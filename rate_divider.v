==> flow/design.v <==
module ratedivider(enable, load, clk, reset_n, q);
	input enable, clk, reset_n;
	input [27:0] load;
	output reg [27:0] q;
	always @(posedge clk)
	begin
		if (reset_n == 1'b0)
			q <= load;
		else if (enable == 1'b1)
			begin
				if (q == 0)
					q <= load;  
				else
					q <= q - 1'b1;
			end
	end
endmodule
# Tool chain data of ratedivider
# What the tools print for ratedivider, step after step.
# Line numbers count from 1 in the design file above.
# Library cell names are shortened.
# A cell with -- has no value.
# setup
top,ratedivider
clk_port,clk
cell_library,sky130hd
pvt_corner,tt_025C_1v80

# Word-level counts
# Source: Yosys, flattened and elaborated, memories not mapped. Widths are those after wreduce. Registers that Yosys merges into a memory's read port (data or address) are not register bits. Print and check cells do not count. Equal cells are merged and count once.
# op_classes
reduce_and_logical,1
add_sub_neg,1
shift,0
logic,0
n_div,0
eq_ne,1
cmp,0
n_mux,3
n_mul,0
# op_table
operator,n
two-way mux 28 bit,3
subtractor 28 x 1 -> 28 bit with constant B,1
logical NOT 28 bit,1
!= test 2 bit with constant B,1
# word_totals
out_inout_bits,28
clocked_rd_ports_x_width,0
latchBits,0
mem_bits_rw,0
inputBits,31
regBits,28
romBits,0
n_memories,0

# Logic depth
# Depth = most cells in a row (Yosys ltp): at word level without a register or memory, in the mapped netlist without a sequential cell, where the memories' decode and read muxes count.
# depth
word_depth,4
abc_area,0
mapped_depth,9

# Synthesis result
# Source: synth_stat.txt of the flow (Yosys; design flattened, memories mapped). It holds for the ABC_AREA given above (unset counts as 0); a run with the other value may have another netlist.
# The area totals of this step are shown rounded.
# by_type
cell_type,n,area_total_um2
edfxtp_1,28,840.806
xor2_1,17,148.893
o21ai_0,25,125.12
nand2_1,33,123.869
xnor2_1,7,61.309
nand4_1,6,37.536
nor2_1,9,33.782
buf_2,6,30.029
ha_1,2,25.024
nor3_1,5,25.024
nor4_1,4,25.024
nor4_4,1,21.27
nand3_1,4,20.019
nand4b_1,2,17.517
nor3_4,1,16.266
nand4_2,1,12.512
or3_1,2,12.512
nand4bb_1,1,11.261
# Other cell types: 17; their cells: 20.
# mapped
area_um2,1700
flip_flops,28
n_buf,8
seq_area_um2,840
mapped_cells,174

# Worst setup path after synthesis
# Source: OpenSTA report_checks on the synthesized netlist (no wires, ideal clock, input and output delay 20% of the period each), path of least setup slack; recovery checks are left aside. Register names are those of the netlist, which keeps one name where synthesis merged equal registers.
# synth_timing
kind,flip-flop to flip-flop
from,register q[2]
to,register q[19]
delay_ps,2054
n_path_buf,0
required_ps,2385
setup_time_ps,255
path_slack_ps,586
arrival_ps,1799
clock_period_ps,2640
path_stages,6
synth_period_reached_ps,2054
# "delay_ps" is the arrival time less input delay plus setup time.
# "path_stages" counts driving pins, that of a launching flip-flop among them; a cell with two outputs on the path counts twice.
# "synth_period_reached_ps" is the clock period less the worst setup slack; recovery checks do not enter. This is arithmetic on one report: input and output delays are still those of the set period (20% each).
# Between the ends stands the longest chain of elaborated cells between them, by number of cells; it is not shown to be the way that was timed. Of several equally long chains one is given.
# Each line given opens the expression or statement behind the cell; cells for indexed reads and writes are added by Yosys, which also makes memories of some case tables.
# At most two assigning lines are given for a register; there are more.
# synth_between
cell_sequence,edfxtp_1 nor4_4 nand4_2 or4_4 xor2_1 o21ai_2
elab_chain_len,4
# synth_rtl
item,line,text
from (decl),4,output reg [27:0] q;
from (assign),8,q <= load;
from (assign),12,q <= load;
subtractor 28 x 1 -> 28 bit,14,q <= q - 1'b1;
two-way mux 28 bit,11,if (q == 0)
two-way mux 28 bit,9,else if (enable == 1'b1)
two-way mux 28 bit,7,if (reset_n == 1'b0)
to (assign),8,
to (assign),12,
to (decl),4,

# ratedivider on sky130hd: 2 stored runs with different settings, listed in no order. Input and output delays are each 20% of the period that was set; the output load is 0.01 pF.
# A setting shown as -- is not set for that run.
run,period_ns,CORE_UTILIZATION,SETUP_SLACK_MARGIN,PLACE_DENSITY_LB_ADDON,CORE_MARGIN,CELL_PAD_IN_SITES_DETAIL_PLACEMENT,TNS_END_PERCENT,CTS_CLUSTER_DIAMETER,CAP_MARGIN,SLEW_MARGIN,PLACE_DENSITY,HOLD_SLACK_MARGIN,MAX_ROUTING_LAYER
run 1,2.7,65,-0.01,0.27,5,2,5,397,20,20,--,--,--
run 2,2.03,70,0.05,--,2,--,20,--,20,30,0.9,0.07,met5
# Run 1: unfinished; error FLW-0024 in placement
# Run 2: unfinished; error GPL-0301 in placement

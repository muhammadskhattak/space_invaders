==> flow/design.v <==
module player(clk, reset_n, add_x, add_y, y_pos_mod, y_neg_mod, x_pos, y_pos);
    input clk;  
    input reset_n;  
    input add_x;  
    input [1:0] add_y;  
    input y_pos_mod;  
    input y_neg_mod;   
    output [7:0] x_pos;  
    output signed [6:0] y_pos;  
	 reg [7:0] x_pixel = 8'b10011011;
	 reg signed [6:0] y_pixel;
	 reg y_increment;
    always @(posedge clk) begin
		if (!reset_n)
    begin
			y_pixel <= 7'b0000000;
    end
    else begin
			if (y_pos_mod)
        y_pixel <= y_pixel + 1;
			else if (y_neg_mod)
				y_pixel <= y_pixel - 1;
		end
    end
	 assign x_pos = x_pixel + add_x;
	 assign y_pos = add_y + y_pixel;
endmodule
# Reports on player
# Tool output for the design above, in the order of the flow.
# Line numbers count from 1 in the design file above.
# Library cell names are shortened.
# Not given: --
# setup
top_module	player
clock_port	clk
lib	sky130hd
pvt_corner	tt_025C_1v80

# After elaboration
# Counts by Yosys on the flattened word-level netlist (proc, flatten, opt, wreduce; memories kept). Register bits leave out memories and registers merged into their read ports (data or address). Print and check cells are left out. Cells with the same type and inputs are merged into one.
# op_classes
add_sub_neg	4
muxes	2
n_reduce_logical	1
# ops
op	n
2-to-1 mux 7 bit	2
adder 8 x 1 -> 8 bit with constant A	1
adder 2 x 7 -> 7 bit	1
adder 7 x 2 -> 7 bit with constant B	1
subtractor 7 x 2 -> 7 bit with constant B	1
nonzero test 2 bit	1
# word_totals
ff_bits	7
inputBits	7
out_inout_bits	15

# Depth
# Yosys ltp: most cells in a row. Word level: on the elaborated netlist, between registers, memories and ports. Mapped: between sequential cells and ports; inverters and the memories' decode and read muxes count.
# depth
depth_word	3
abc_area	0
depth_mapped	6
depth_no_buf	6

# After synthesis
# Yosys stat after the flow's synthesis: flattened, memories mapped to cells. It holds for the ABC_AREA given above (unset counts as 0); a run with the other value may have another netlist.
# mapped
cells	79
yosys_area_mm2	0.0006631
seqArea_mm2	0.0001401
ff_cells	7
buf_cells	7
# by_type
cell	n
dfxtp_1	7
ha_1	7
buf_4	7
xor2_1	6
fa_1	2
nand3_1	6
a21oi_1	4
nor3_1	4
o21ai_0	4
xnor2_1	2
a211oi_1	2
inv_1	4
nor2_1	4
o21a_1	2
o31ai_1	2
and3_1	2
nor3_2	1
o31a_2	1
# Not listed: further types 10, cells in them 12.

# Path before layout
# OpenSTA on the mapped netlist: ideal clock, no wires. The path of least setup slack (recovery checks aside). Input and output delay are each 20% of the period. Register names are those of the netlist, which keeps one name where synthesis merged equal registers.
# synth_timing
path_kind	input port to flip-flop
start	input port y_pos_mod
end	register y_pixel[6]
period_ns	1.86
input_delay_ns	0.372
setup_ns	0.073
launch_ns	0.372
arrival_ns	1.780
t_required_ns	1.787
slack_ns	0.007
path_delay_ns	1.481
driving_pins	6
n_path_buf	0
period_less_setup_slack_ns	1.853
# "path_delay_ns" = arrival - input delay + setup time.
# "driving_pins": output pins that drive a net of the path, with the launching flip-flop's if there is one; two outputs of one cell count as two.
# "period_less_setup_slack_ns" = period - worst setup slack (recovery checks aside). The figure is calculated, with input and output delays left at 20% of the set period.
# Between the ends stands the longest chain of elaborated cells between them, by number of cells; it is not shown to be the way that was timed. Of several equally long chains one is given.
# Each line given opens the expression or statement behind the cell; cells for indexed reads and writes are added by Yosys, which also makes memories of some case tables.
# At most two assigning lines are given for a register; there are more.
# synth_via
cell_sequence	inv_1 > fa_1 > a211oi_1 > nor3_1 > o31a_2 > nor3_2
elab_chain_len	1
# synth_lines
element	line	source
from (decl)	6	input y_pos_mod;
2-to-1 mux 7 bit	19	if (y_pos_mod)
to (assign)	20	y_pixel <= y_pixel + 1;
to (assign)	22	y_pixel <= y_pixel - 1;
to (decl)	11	reg signed [6:0] y_pixel;

# Path in the finished layout
# Path of least setup slack in the final report of stored run 1 (OpenROAD, finished layout, wires in). Where an end is a register, its clock arrival counts in the times.
# layout_timing
path_kind	input port to flip-flop
start	input port y_pos_mod
end	register y_pixel[6]
period_ns	2.43
input_delay_ns	0.49
setup_ns	0.07
launch_ns	0.49
arrival_ns	2.38
t_required_ns	2.58
slack_ns	0.20
driving_pins	10
n_path_buf	4
# Between the ends stands the longest chain of elaborated cells between them, by number of cells; it is not shown to be the way that was timed. Of several equally long chains one is given.
# At most two assigning lines are given for a register; there are more.
# layout_via
cell_sequence	clkdlybuf4s50_1 > inv_1 > buf_4 > ha_1 > a211oi_1 > buf_4 > buf_4 > o21a_1 > o31a_2 > nor3_2
elab_chain_len	1
# layout_lines
element	line	source
from (decl)	6	input y_pos_mod;
2-to-1 mux 7 bit	19	if (y_pos_mod)
to (assign)	20	y_pixel <= y_pixel + 1;
to (assign)	22	y_pixel <= y_pixel - 1;
to (decl)	11	reg signed [6:0] y_pixel;

# Below are 2 stored runs of the flow (Yosys, OpenROAD; platform sky130hd) on player, each with its settings and what was measured, unordered. Constraints: input delay and output delay 20% of the set period each, output load 0.01 pF.
# By "achievedPeriod_ns" is meant the clock period of the run minus its worst setup slack. This is arithmetic on one report: input and output delays are still those of the set period (20% each).
# By "worst_path_ns" is meant the share of the clock period that the worst setup path is allowed (20% is reserved at inputs, 20% at outputs), minus its slack. Clock arrival times at its registers enter into it.
# "total_power_mw": no workload was simulated; the value follows from the tool's default switching activity.
# Settings: . = not set for that run.
# Among the results, . means that no value is shown for the run.
run name	period_ns	CORE_UTILIZATION	SETUP_SLACK_MARGIN	PLACE_DENSITY_LB_ADDON	CORE_ASPECT_RATIO	CORE_MARGIN	TNS_END_PERCENT	CTS_CLUSTER_SIZE	CTS_CLUSTER_DIAMETER	MAX_ROUTING_LAYER	CAP_MARGIN	SLEW_MARGIN	CELL_PAD_IN_SITES_GLOBAL_PLACEMENT	CELL_PAD_IN_SITES_DETAIL_PLACEMENT	GPL_ROUTABILITY_DRIVEN	timing.setup.ws_ns	worst_path_ns	critical_path_type	synth_chip_area_mm2	fin_hold_ws_ns	total_power_mw	tns_ns	layout_stdcell_area_mm2	finish.utilization_frac	achievedPeriod_ns	dieArea_mm2
stored run 1	2.43	29	0.14	0.16	1.76	2	55	52	290	met5	20	20	.	.	.	0.201	1.74	input port to flip-flop	0.0006631	0.540	0.6617	0.000	0.0009985	0.451	2.229	0.0027006
stored run 2	3.45	42	.	0.09	.	9	100	53	.	met5	20	15	2	0	1	.	.	.	.	.	.	.	.	.	.	.
# Stored run 2: did not finish, placement stopped with FLW-0024
